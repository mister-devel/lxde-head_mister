==> flow/design.v <==
`timescale 1 ps / 1 ps
module AvalonPix
(
	input  wire         clk,                   
	input  wire         reset,                 
	input  wire         control_address,       
	input  wire         control_write,         
	input  wire [31:0]  control_writedata,     
	input  wire [31:0]  slave_address,         
	input  wire [6:0]   slave_burstcount,      
	input  wire         slave_read,            
	output wire [127:0] slave_readdata,        
	output wire         slave_readdatavalid,   
	output wire         slave_waitrequest,     
	output wire [31:0]  master_address,        
	output wire [6:0]   master_burstcount,     
	output wire         master_read,           
	input  wire  [63:0] master_readdata,       
	input  wire         master_readdatavalid,  
	input  wire         master_waitrequest     
);
reg [31:0] base;
reg [31:0] fmt;
always @(posedge clk) begin
	if(control_write) begin
		if (control_address) fmt  <= control_writedata;
						else base <= control_writedata;
	end
end
assign master_address = base + slave_address[31:1];
assign master_burstcount = slave_burstcount;
assign master_read = slave_read;
assign slave_readdatavalid = master_readdatavalid;
assign slave_waitrequest = master_waitrequest;
assign slave_readdata = fmt[0] ? 
	{
		8'h00,
		master_readdata [ 48 +15 -:5],
		master_readdata [ 48 +15 -:3],
		master_readdata [ 48 +10 -:6],
		master_readdata [ 48 +10 -:2],
		master_readdata [ 48 + 4 -:5],
		master_readdata [ 48 + 4 -:3],
		8'h00,
		master_readdata [ 32 +15 -:5],
		master_readdata [ 32 +15 -:3],
		master_readdata [ 32 +10 -:6],
		master_readdata [ 32 +10 -:2],
		master_readdata [ 32 + 4 -:5],
		master_readdata [ 32 + 4 -:3],
		8'h00,
		master_readdata [ 16 +15 -:5],
		master_readdata [ 16 +15 -:3],
		master_readdata [ 16 +10 -:6],
		master_readdata [ 16 +10 -:2],
		master_readdata [ 16 + 4 -:5],
		master_readdata [ 16 + 4 -:3],
		8'h00,
		master_readdata [  0 +15 -:5],
		master_readdata [  0 +15 -:3],
		master_readdata [  0 +10 -:6],
		master_readdata [  0 +10 -:2],
		master_readdata [  0 + 4 -:5],
		master_readdata [  0 + 4 -:3]
	}
	:
	{
		8'h00,
		master_readdata [ 48 +14 -:5],
		master_readdata [ 48 +14 -:3],
		master_readdata [ 48 + 9 -:5],
		master_readdata [ 48 + 9 -:3],
		master_readdata [ 48 + 4 -:5],
		master_readdata [ 48 + 4 -:3],
		8'h00,
		master_readdata [ 32 +14 -:5],
		master_readdata [ 32 +14 -:3],
		master_readdata [ 32 + 9 -:5],
		master_readdata [ 32 + 9 -:3],
		master_readdata [ 32 + 4 -:5],
		master_readdata [ 32 + 4 -:3],
		8'h00,
		master_readdata [ 16 +14 -:5],
		master_readdata [ 16 +14 -:3],
		master_readdata [ 16 + 9 -:5],
		master_readdata [ 16 + 9 -:3],
		master_readdata [ 16 + 4 -:5],
		master_readdata [ 16 + 4 -:3],
		8'h00,
		master_readdata [  0 +14 -:5],
		master_readdata [  0 +14 -:3],
		master_readdata [  0 + 9 -:5],
		master_readdata [  0 + 9 -:3],
		master_readdata [  0 + 4 -:5],
		master_readdata [  0 + 4 -:3]
	};
endmodule
# Tool chain data of AvalonPix
# The steps from the RTL of AvalonPix to its reports follow in flow order.
# Lines are those of the file above, counted from 1.
# Operators carry their Yosys type and port widths (W data, S select, Z words).
# Cell names lack the library's common part.
# A cell with - has no value.
# setup
top	AvalonPix
clk_port	clk
library	sky130hd
pvt_corner	tt_025C_1v80

# After elaboration
# Source: Yosys, flattened and elaborated, memories not mapped. Widths are those after wreduce. Registers that Yosys merges into a memory's read port (data or address) are not register bits. Print and check cells do not count. Equal cells are merged and count once.
# word_totals
memories	0
inputBits	142
output_inout_bits	170
rom_bits	0
latch_bits	0
reg_bits	33
clocked_rd_ports_x_width	0
ram_bits	0
# op_classes
shifts	0
cmp	0
n_div	0
reduce_logical	2
mul	0
equal	0
n_addsub	1
muxes	1
n_logic	1
# ops
cell	count
$mux W120	1
$add A32 B31 Y32	1
$reduce_and A2 Y1	2
$not A1 Y1	1

# Logic depth
# Longest topological path by Yosys (ltp), each cell counted once; first at word level (registers and memories cut), then after technology mapping (sequential cells cut; the memories' decode and read muxes count).
# depth
ltp_word	2
ABC_AREA	1
ltp_mapped	12
mapped_depth_nobuf	12

# Netlist
# Yosys stat after the flow's synthesis: flattened, memories mapped to cells. It holds for the ABC_AREA given above (unset counts as 0); a run with the other value may have another netlist.
# The area totals of this step are shown rounded.
# mapped
synth_area_um2	4600
cell_count	748
flip_flops	33
seq_area_um2	990
# by_type
type	count	type_area_um2
nand2_1	293	1.1E+03
edfxtp_1	33	990.95
buf_4	86	645.619
inv_1	128	480.461
ha_1	31	387.872
o21ai_0	36	180.173
nor2_1	38	142.637
xor2_1	15	131.376
nand3_1	20	100.096
a21oi_1	18	90.086
nand2_2	14	87.584
nand3_2	6	60.058
nor3_2	3	30.029
clkbuf_1	7	26.275
nand4_1	4	25.024
fa_1	1	20.019
a21oi_2	2	17.517
o21bai_1	2	15.014
# Not listed: further types 7, cells in them 11.

# Path before layout
# Source: OpenSTA report_checks on the synthesized netlist (no wires, ideal clock, input and output delay 20% of the period each), path of least setup slack; recovery checks are left aside. Register names are those of the netlist, which keeps one name where synthesis merged equal registers.
# synth_path
path_type	input to output
startpoint	input slave_address[1]
endpoint	output master_address[28]
setup_slack_ns	1.683
clock_period_ns	5.03
path_delay_ns	1.335
driving_pins	12
t_arrival_ns	2.341
in_delay_ns	1.006
path_buffers	0
synth_period_reached_ns	3.347
# "path_delay_ns" = arrival - input delay + setup time.
# A path that ends at an output port has no setup time.
# "driving_pins" counts driving pins, that of a launching flip-flop among them; a cell with two outputs on the path counts twice.
# "synth_period_reached_ns" is the clock period less the worst setup slack; recovery checks do not enter. This is arithmetic on one report: input and output delays are still those of the set period (20% each).
# The rows between start and end are the longest chain of elaborated cells between them; the timing report does not say that the signal goes this way. Where chains are equally long, one stands for them.
# Each line given opens the expression or statement behind the cell; cells for indexed reads and writes are added by Yosys, which also makes memories of some case tables.
# synth_between
path_cell_list	ha_1 > fa_1 > nand3_1 > nand3_2 > nand2_1 > nand2_2 > nand2_1 > nand2_2 > nand2_1 > nand2_1 > nand2_1 > nand2_1
elab_chain_len	1
# synth_lines
element	line_no	text
start: declaration	9	input wire [31:0] slave_address,
$add A32 B31 Y32	30	assign master_address = base + slave_address[31:1];
end: declaration	15	output wire [31:0] master_address,

# module AvalonPix, platform sky130hd, 2 stored runs of the flow under differing settings, order arbitrary. Input and output delays are each 20% of the period that was set; the output load is 0.01 pF.
# Among the settings, n/a means not set for that run.
name,stored run 1,stored run 2
period_ns,3.86,2.64
CORE_UTILIZATION,39,55
SETUP_SLACK_MARGIN,0.19,n/a
HOLD_SLACK_MARGIN,0.05,n/a
CORE_MARGIN,10,7
CELL_PAD_IN_SITES_GLOBAL_PLACEMENT,1,n/a
CELL_PAD_IN_SITES_DETAIL_PLACEMENT,2,2
ABC_AREA,1,n/a
CTS_CLUSTER_DIAMETER,376,n/a
CAP_MARGIN,35,25
MAX_ROUTING_LAYER,met5,n/a
SLEW_MARGIN,20,5
PLACE_DENSITY,n/a,0.88
CTS_CLUSTER_SIZE,n/a,43
MIN_ROUTING_LAYER,n/a,met1
# Stored run 1: not finished: placement ended with error DPL-0033
# Stored run 2: not finished: placement ended with a tool error
